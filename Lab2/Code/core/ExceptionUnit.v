==> flow/design.v <==
`timescale 1ns / 1ps
module CSRRegs(
    input clk, rst,
    input[11:0] raddr, waddr,   
    input[31:0] wdata,
    input csr_w,
    input[1:0] csr_wsc_mode,  
    output[31:0] rdata,   
    output[31:0] mstatus,
    output[31:0] mtvec,
    output[31:0] mepc,   
    output[31:0] mie,
    input interrupt,
    input[31:0] mepc_w,   
    input[31:0] mcause_w,
    input[31:0] mtval_w,
    input mret,
    output[3:0] waddr_map
);
    reg TO_BE_FILLED = 0;
    reg[31:0] CSR[0:15];
    wire raddr_valid = raddr[11:7] == 5'h6 && raddr[5:3] == 3'h0;
    wire[3:0] raddr_map = (raddr[6] << 3) + raddr[2:0];
    wire waddr_valid = waddr[11:7] == 5'h6 && waddr[5:3] == 3'h0;
    assign waddr_map = (waddr[6] << 3) + waddr[2:0];   
    assign mstatus = CSR[0];
    assign mepc = CSR[9];
    assign mtvec = CSR[5];
    assign mie = CSR[4];
    assign rdata = CSR[raddr_map];
    always@(posedge clk or posedge rst) begin
        if(rst) begin
			CSR[0] <= 32'h88; 
			CSR[1] <= 0;
			CSR[2] <= 0;
			CSR[3] <= 0;
			CSR[4] <= 32'hfff; 
			CSR[5] <= 0; 
			CSR[6] <= 0;
			CSR[7] <= 0;
			CSR[8] <= 0;
			CSR[9] <= 0; 
			CSR[10] <= 0; 
			CSR[11] <= 0; 
			CSR[12] <= 0;
			CSR[13] <= 0;
			CSR[14] <= 0;
			CSR[15] <= 0;
		end
        else if(interrupt) begin
            CSR[0][7] <= CSR[0][3];   
            CSR[0][3] <= 0;   
            CSR[9] <= mepc_w;       
            CSR[10] <= mcause_w;   
            CSR[11] <= mtval_w;  
        end
        else if(mret) begin
            CSR[0][3] <= CSR[0][7];   
            CSR[0][7] <= 1;   
        end
        else if(csr_w) begin
            case(csr_wsc_mode)
                2'b01: CSR[waddr_map] <= wdata;  
                2'b10: CSR[waddr_map] <= CSR[waddr_map] | wdata;  
                2'b11: CSR[waddr_map] <= CSR[waddr_map] & ~wdata;   
                default: CSR[waddr_map] <= wdata;
            endcase            
        end
    end
endmodule
`timescale 1ns / 1ps
module ExceptionUnit(
    input clk, rst,
    input csr_rw_in,   
    input[1:0] csr_wsc_mode_in,  
    input csr_w_imm_mux,   
    input[11:0] csr_rw_addr_in,   
    input[31:0] csr_w_data_reg,   
    input[4:0] csr_w_data_imm,    
    output[31:0] csr_r_data_out,   
    input interrupt,   
    input illegal_inst,    
    input l_access_fault,   
    input s_access_fault,   
    input ecall_m,        
    input mret,
    input[31:0] epc_cur,    
    input[31:0] epc_next,   
    output[31:0] PC_redirect,
    output redirect_mux,
    output reg_FD_flush, reg_DE_flush, reg_EM_flush, reg_MW_flush, 
    output RegWrite_cancel
);
    reg TO_BE_FILLED = 0;
    reg[11:0] csr_waddr;
    reg[31:0] csr_wdata;
    reg csr_w;
    reg[1:0] csr_wsc;
    wire[11:0] csr_raddr;
    wire[31:0] csr_rdata;
    wire[31:0] mstatus;
    wire[31:0] mepc;
    wire[31:0] mtvec;
    wire[31:0] mie;
    wire interrupt_or_exception;
    wire[31:0] mepc_w;   
    wire[31:0] mcause_w;
    wire[31:0] mtval_w;
    wire[3:0] waddr_map;
    wire enable_exception;
    wire [3:0] exception_index;
    assign exception_index = {4{illegal_inst}} & 4'b0010 | 
                             {4{l_access_fault}} & 4'b0101 | 
                             {4{s_access_fault}} & 4'b0111 | 
                             {4{ecall_m}} & 4'b1011;
    assign enable_exception = mstatus[3];  
    assign interrupt_or_exception = interrupt | illegal_inst | l_access_fault | s_access_fault | ecall_m;
    assign reg_FD_flush = interrupt_or_exception | mret;    
    assign reg_DE_flush = interrupt_or_exception | mret;    
    assign reg_EM_flush = interrupt_or_exception | mret;    
    assign reg_MW_flush = interrupt_or_exception | mret;    
    assign RegWrite_cancel = interrupt_or_exception;   
    assign redirect_mux = interrupt_or_exception | mret;   
    assign PC_redirect = mret ? mepc : mtvec;    
    assign csr_raddr = csr_rw_addr_in;  
    assign mepc_w = interrupt ? epc_next : epc_cur;   
    assign mcause_w = {interrupt,{27{1'b0}},exception_index};
    assign mtval_w = epc_cur;   
    assign csr_r_data_out = csr_rdata;
    CSRRegs csr(.clk(clk),.rst(rst),.csr_w(csr_w),.raddr(csr_raddr),.waddr(csr_waddr),
        .wdata(csr_wdata),.rdata(csr_rdata),.mstatus(mstatus),.csr_wsc_mode(csr_wsc),
        .mtvec(mtvec),.mepc(mepc),.interrupt(interrupt_or_exception),.mepc_w(mepc_w),
        .mcause_w(mcause_w),.mtval_w(mtval_w),.mret(mret),.waddr_map(waddr_map),.mie(mie));
    always @ (negedge clk or posedge rst) begin
        if(rst) begin
          csr_waddr<=0;
          csr_wdata<=0;
          csr_w<=0;
          csr_wsc<=0;
        end
        else begin
            if(csr_rw_in) begin
                csr_waddr <= csr_rw_addr_in;
                csr_wdata <= csr_w_imm_mux ? {{27{1'b0}},csr_w_data_imm} : csr_w_data_reg;
                csr_w <= 1;
                csr_wsc <= csr_wsc_mode_in;
            end 
            else begin
                csr_waddr<=0;
                csr_wdata<=0;
                csr_w<=0;
                csr_wsc<=0;
            end            
        end
    end
endmodule
Tool chain data of ExceptionUnit
The steps from the RTL of ExceptionUnit to its reports follow in flow order.
Lines are those of the file above, counted from 1.
Operators: Yosys type, input widths -> output width; for muxes data width and select width s.
Library cell names are shortened.
{ "setup": {"design": "ExceptionUnit", "clock": "clk", "library": "sky130hd", "pvt_corner": "tt_025C_1v80"} }

Word-level counts
Counts by Yosys on the flattened word-level netlist (proc, flatten, opt, wreduce). Print and check cells are left out. Cells with the same type and inputs are merged into one.
{ "word_totals": {"reg_bits": 554, "inputBits": 125, "out_inout_bits": 70} }
{ "classes": {"addsub": 2, "n_eq": 71, "muxes": 112, "logic": 13, "n_reduce_logical": 34} }
{ "ops": {"columns": ["op", "count"], "rows": [
  ["$mux 32", 66],
  ["$pmux 32 s16", 2],
  ["$pmux 32 s2", 15],
  ["$reduce_and 6->1", 13],
  ["$mux 24", 3],
  ["$eq 4x4->1 const B", 16],
  ["$ne 2x2->1 const B", 24],
  ["$pmux 24 s2", 1],
  ["$reduce_bool 3->1", 14],
  ["$and 32x32->32", 1],
  ["$or 32x32->32", 1],
  ["$not 32->32", 1],
  ["$eq 4x3->1 const B", 8],
  ["$ne 6x2->1 const B", 4],
  ["$ne 3x3->1 const B", 6],
  ["$mux 3", 6],
  ["$eq 4x2->1 const B", 4],
  ["$reduce_and 5->1", 3],
  ["$mux 1", 13],
  ["$pmux 3 s2", 2],
  ["$eq 4x1->1 const B", 2],
  ["$add 4x3->4", 2],
  ["$ne 4x3->1 const B", 2],
  ["$logic_not 4->1", 2],
  ["$mux 7", 1],
  ["$ne 2x1->1 const B", 3],
  ["$or 1x1->1", 5],
  ["$eq 2x2->1 const B", 2]
]} }
Not listed: further kinds 8, cells in them 10.

Logic depth
Depth = most cells in a row (Yosys ltp): at word level without a register or memory, in the mapped netlist without a sequential cell, where the memories' decode and read muxes count.
{ "depth": {"word_depth": 13, "ABC_AREA": 0, "depth_mapped": 11, "mapped_depth_nobuf": 7} }

After synthesis
The flow's flattened synthesis, as Yosys stat reports it; memories are mapped. The netlist is that of the ABC_AREA named above (0 if unset); the other value can give another one.
{ "synth_totals": {"cells": 3281, "synth_area_um2": 30186.5, "seq_area_um2": 13805.7, "ff_cells": 551, "buffers": 331} }
{ "types": {"columns": ["cell", "count", "type_area_um2"], "rows": [
  ["dfrtp_1", 498, 1.25E+04],
  ["a21oi_1", 337, 1.69E+03],
  ["nor2_1", 422, 1.58E+03],
  ["a22oi_1", 196, 1.47E+03],
  ["mux2_2", 125, 1407.6],
  ["o21ai_0", 234, 1.17E+03],
  ["dfrtn_1", 39, 975.936],
  ["a221oi_1", 103, 902.115],
  ["nand2_1", 223, 837.053],
  ["clkbuf_1", 190, 713.184],
  ["a31oi_1", 106, 663.136],
  ["o22ai_1", 97, 606.832],
  ["mux2i_1", 47, 470.451],
  ["a22o_1", 52, 455.437],
  ["buf_2", 91, 455.437],
  ["dfstp_2", 14, 367.853],
  ["and2_1", 43, 269.008],
  ["nor2b_1", 41, 256.496]
]} }
Other cell types: 58; their cells: 423.
By module: a second synthesis without flattening, with its own total; a netlist apart from the flattened one above.
{ "hier_totals": {"hier_cells": 3361, "hier_area_um2": 31406.4} }
Each row is one instance without its submodules.
{ "modules": {"columns": ["module", "instances", "cells", "mod_area_um2", "seq_area_um2"], "rows": [
  ["CSRRegs", 1, 3174, 29027.8, 12829.8],
  ["ExceptionUnit", 1, 187, 2378.5, 1176.1]
]} }

Lab notebook: ExceptionUnit

Stored flow runs of ExceptionUnit (2 of them; Yosys, OpenROAD, sky130hd). They differ in their settings and are not a sequence. Constraints: input delay and output delay 20% of the set period each, output load 0.01 pF.
By "totalPower_mw" is meant OpenSTA's value without simulated activity: inputs other than the clock are taken to toggle once in ten clock periods, and the tool carries that through the logic.
[
  {
    "run": "entry A",
    "settings": { "period_ns": 6.83, "CORE_UTILIZATION": 58, "PLACE_DENSITY_LB_ADDON": 0.24, "HOLD_SLACK_MARGIN": 0.22, "CORE_ASPECT_RATIO": 1.26, "CORE_MARGIN": 3, "CELL_PAD_IN_SITES_GLOBAL_PLACEMENT": 3, "CELL_PAD_IN_SITES_DETAIL_PLACEMENT": 2, "CTS_CLUSTER_DIAMETER": 337, "CAP_MARGIN": 5, "MIN_ROUTING_LAYER": "met1", "MAX_ROUTING_LAYER": "met4", "SLEW_MARGIN": 20 },
    "outcome": "no results, placement failed with FLW-0024"
  },
  {
    "run": "entry B",
    "settings": { "period_ns": 3.81, "CORE_UTILIZATION": 59, "SETUP_SLACK_MARGIN": 0.71, "CTS_CLUSTER_DIAMETER": 341, "CAP_MARGIN": 0, "SLEW_MARGIN": 35, "MIN_ROUTING_LAYER": "met1", "MAX_ROUTING_LAYER": "met4", "CORE_MARGIN": 2 },
    "results": { "total_die_area_um2": 52989.7, "totalPower_mw": 15.214, "worst_hold_slack_ps": 487, "layout_stdcell_area_um2": 42064.1, "worstSetupSlack_ps": -729, "ys_area_um2": 30186.5, "layout_utilization_pct": 83.5, "setup_tns_ps": -292319 }
  }
]
